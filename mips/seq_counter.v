==> flow/design.v <==
module counter (CLK, SC);
input CLK;
output [3:0] SC;
reg [3:0] SC;                                   
always @ (posedge CLK)
		if (SC == 4'b1111)
			SC = 0;
	else
		SC = SC + 1;	
endmodule  
module sc_decoder(SC,Ti);
output [15:0] Ti;
input [3:0] SC;
reg [15:0] Ti;
always @ (SC)
	case(SC)
 	4'b0000 : Ti = 16'b0000_0000_0001;
	4'b0001 : Ti = 16'b0000_0000_0010;
	4'b0010 : Ti = 16'b0000_0000_0100;
	4'b0011 : Ti = 16'b0000_0000_1000;
	4'b0100 : Ti = 16'b0000_0001_0000;
	4'b0101 : Ti = 16'b0000_0010_0000;
	4'b0110 : Ti = 16'b0000_0100_0000;
	4'b0111 : Ti = 16'b0000_1000_0000;
	default : Ti = 16'b0000_0000_0000;
	endcase
endmodule
module seq_counter(Ti,CLK);
output [15:0] Ti;
input CLK;
wire [3:0] SC;
counter c0(CLK,SC);
sc_decoder s0(SC,Ti);
endmodule
* Reports on seq_counter
Tool output for the design above, in the order of the flow. Line numbers count from 1 in the design file above. Library cell names are shortened. Not given: -
Design: top seq_counter, clock input CLK, library sky130hd, timing corner tt_025C_1v80

* Elaborated design
Yosys after proc, flatten, opt, wreduce and memory -nomap, before mapping. Print and check cells are not counted. Equal cells are merged and count once. Yosys's memory passes give these memory sizes; they may raise the number of words (mostly to a power of two), join words into wider ones and drop unused or constant bits.
Storage and ports: input port bits 1, bits in read-only memories 64, memories kept 1, word-level cells 6, word width x clocked read ports 8, register bits 4
Operators by class: muxes and demuxes 2, eq/ne operators 1, $add $sub $neg 1
Memories:
- (no name shown) | words 8, bits a word 8, read ports 1, wr ports 0, RTL line 16 | case(SC)
Operators with widths (number):
- 2-to-1 mux 16 bit | 1
- adder 4 x 1 -> 4 bit with constant B | 1
- == test 4 bit with constant B | 1
- 2-to-1 mux 3 bit | 1

* Longest topological paths
Longest topological path by Yosys (ltp), each cell counted once; first at word level (registers and memories cut), then after technology mapping (sequential cells cut; the memories' decode and read muxes count).
Depth: depth in word-level cells 2, ABC_AREA 0, depth in mapped cells 4

* Netlist
The flow's flattened synthesis, as Yosys stat reports it; memories are mapped. The netlist is that of the ABC_AREA named above (0 if unset); the other value can give another one. Totals and module areas in this step are rounded.
Cell types:
- dfxtp_1 | number 12, total area 240.23 µm²
- buf_4 | number 8, total area 60.058 µm²
- ha_1 | number 4, total area 50.048 µm²
- nor2b_1 | number 8, total area 50.048 µm²
- and2_1 | number 7, total area 43.792 µm²
- inv_1 | number 3, total area 11.261 µm²
- a311o_1 | number 1, total area 10.01 µm²
- and4b_1 | number 1, total area 10.01 µm²
- xnor2_1 | number 1, total area 8.758 µm²
- a21boi_0 | number 1, total area 7.507 µm²
- and2b_1 | number 1, total area 7.507 µm²
- a21oi_1 | number 1, total area 5.005 µm²
- clkbuf_1 | number 1, total area 3.754 µm²
- conb_1 | number 1, total area 3.754 µm²
- inv_2 | number 1, total area 3.754 µm²
- nand2_1 | number 1, total area 3.754 µm²
- nor2_1 | number 1, total area 3.754 µm²
Mapped netlist: mapped cells 53, area of sequential cells 240 µm², mapped flip-flops 12, buffers 9, chip area (Yosys) 523 µm²
The figures by module come from a second, unflattened synthesis with its own total; it is not the netlist above.
Second synthesis, totals: cells (unflattened synthesis) 31, area total of the unflattened synthesis 299 µm²
Each row is one instance without its submodules.
Modules:
- counter | area 154 µm², cells 14, instances 1
- sc_decoder | area 145 µm², cells 17, instances 1
- seq_counter | area 0.0 µm², cells 0, instances 1

* Timing after synthesis
OpenSTA on the mapped netlist: ideal clock, no wires. The path of least setup slack (recovery checks aside). Input and output delay are each 20% of the period. Register names are those of the netlist, which keeps one name where synthesis merged equal registers.
Path after synthesis: path kind flip-flop to flip-flop, start point register c0.SC[0], end point register (name not given), stages 5, path buffers 0, path delay 1.107 ns, path slack 0.873 ns, clock period 1.98 ns, data arrival time 0.992 ns, library setup time 0.115 ns, launch time at the first pin 0.000 ns, synthesis period reached 1.107 ns
"path delay" is the arrival time less input delay plus setup time. "stages": output pins that drive a net of the path, with the launching flip-flop's if there is one; two outputs of one cell count as two. "synthesis period reached" = period - worst setup slack (recovery checks aside). The figure is calculated, with input and output delays left at 20% of the set period.
On the way, after synthesis: path through dfxtp_1 -> ha_1 -> xnor2_1 -> inv_2 -> and2_1
RTL lines, path after synthesis:
- start, declared | RTL line 3 | output [3:0] SC;
- start, assigned | RTL line 7 | SC = 0;
- start, assigned | RTL line 9 | SC = SC + 1;
Chain of elaborated cells between the ends: none given.

* Worst path after layout
From the final timing report of entry B: the path of least setup slack in the routed layout; clock arrival at registers is part of the times.
Path after layout: path kind flip-flop to output port, start point register c0.SC[3], end point output Ti[2], path buffers 1, clock period 1.61 ns, output delay 0.32 ns, path slack 0.24 ns, stages 3, data arrival time 1.05 ns, launch time at the first pin 0.27 ns
The rows between start and end are the longest chain of elaborated cells between them; the timing report does not say that the signal goes this way. Where chains are equally long, one stands for them. A line is the first line of the expression or statement that the cell stems from. Yosys adds cells for indexed reads and writes and turns some case tables into memories.
On the way, after layout: path through dfxtp_4 -> nor2b_1 -> dlygate4sd2_1, length of the longest elaborated chain 1
RTL lines, path after layout:
- start, declared | RTL line 3 | output [3:0] SC;
- start, assigned | RTL line 7 | SC = 0;
- start, assigned | RTL line 9 | SC = SC + 1;
- 2-to-1 mux 16 bit | RTL line 16 | case(SC)
- end, declared | RTL line 29 | output [15:0] Ti;

FLOW RESULTS
============

Settings and measured results of 2 stored flow runs for module seq_counter (sky130hd), not sorted in any way. The constraints put input and output delay at 20% of the set period each and load the outputs with 0.01 pF.
By "critical path time" is meant the share of the clock period that the worst setup path is allowed (20% is reserved at inputs, 20% at outputs), minus its slack. Clock arrival times at its registers enter into it.
By "power consumption" is meant OpenSTA's value without simulated activity: inputs other than the clock are taken to toggle once in ten clock periods, and the tool carries that through the logic.
Values from the reports are rounded here.

[entry A] flow files
==> flow/run.sh <==
#!/bin/bash
# the make line also repeats the synthesis and layout settings of config.mk as NAME=value (left out here)
make -C /OpenROAD-flow-scripts/flow DESIGN_CONFIG=/design/flow/config.mk WORK_HOME=/design/flow/orfs CLKGATE_MAP_FILE= finish
==> flow/config.mk <==
export PLATFORM = sky130hd
export DESIGN_NAME = seq_counter
export DESIGN_NICKNAME = seq_counter
export VERILOG_FILES = /design/flow/design.v
export SDC_FILE = /design/flow/constraint.sdc
export NUM_CORES = 4
export LEC_CHECK = 0
export CAP_MARGIN = 20
export CORE_MARGIN = 5
export CORE_UTILIZATION = 63
export CTS_CLUSTER_DIAMETER = 283
export CTS_CLUSTER_SIZE = 67
export GPL_ROUTABILITY_DRIVEN = 1
export MIN_ROUTING_LAYER = met2
export PLACE_DENSITY_LB_ADDON = 0.21
export SETUP_SLACK_MARGIN = 0.15
export SLEW_MARGIN = 20
==> flow/constraint.sdc <==
create_clock -name core_clock -period 0.655 [get_ports {CLK}]
set_input_delay 0.1310 -clock core_clock [delete_from_list [all_inputs] [get_ports {CLK}]]
set_output_delay 0.1310 -clock core_clock [all_outputs]
set_load 0.01 [all_outputs]

[entry A] result: incomplete, floorplanning halted on PDN-0185

[entry B] flow files
==> flow/run.sh <==
#!/bin/bash
# the make line also repeats the synthesis and layout settings of config.mk as NAME=value (left out here)
make -C /OpenROAD-flow-scripts/flow DESIGN_CONFIG=/design/flow/config.mk WORK_HOME=/design/flow/orfs CLKGATE_MAP_FILE= finish
==> flow/config.mk <==
export PLATFORM = sky130hd
export DESIGN_NAME = seq_counter
export DESIGN_NICKNAME = seq_counter
export VERILOG_FILES = /design/flow/design.v
export SDC_FILE = /design/flow/constraint.sdc
export NUM_CORES = 4
export LEC_CHECK = 0
export CAP_MARGIN = 20
export CORE_MARGIN = 2
export CORE_UTILIZATION = 40
export SLEW_MARGIN = 20
==> flow/constraint.sdc <==
create_clock -name core_clock -period 1.61 [get_ports {CLK}]
set_input_delay 0.3220 -clock core_clock [delete_from_list [all_inputs] [get_ports {CLK}]]
set_output_delay 0.3220 -clock core_clock [all_outputs]
set_load 0.01 [all_outputs]

[entry B] result: Yosys chip area after synthesis 523 µm²; die size 1610 µm²; standard-cell area of the final layout 601 µm²; worst slack on setup checks 0.242 ns; total negative slack on setup checks 0.000 ns; worst hold slack 0.481 ns; power consumption 0.479 mW; critical path time 1.05 ns; critical path type flip-flop to output port
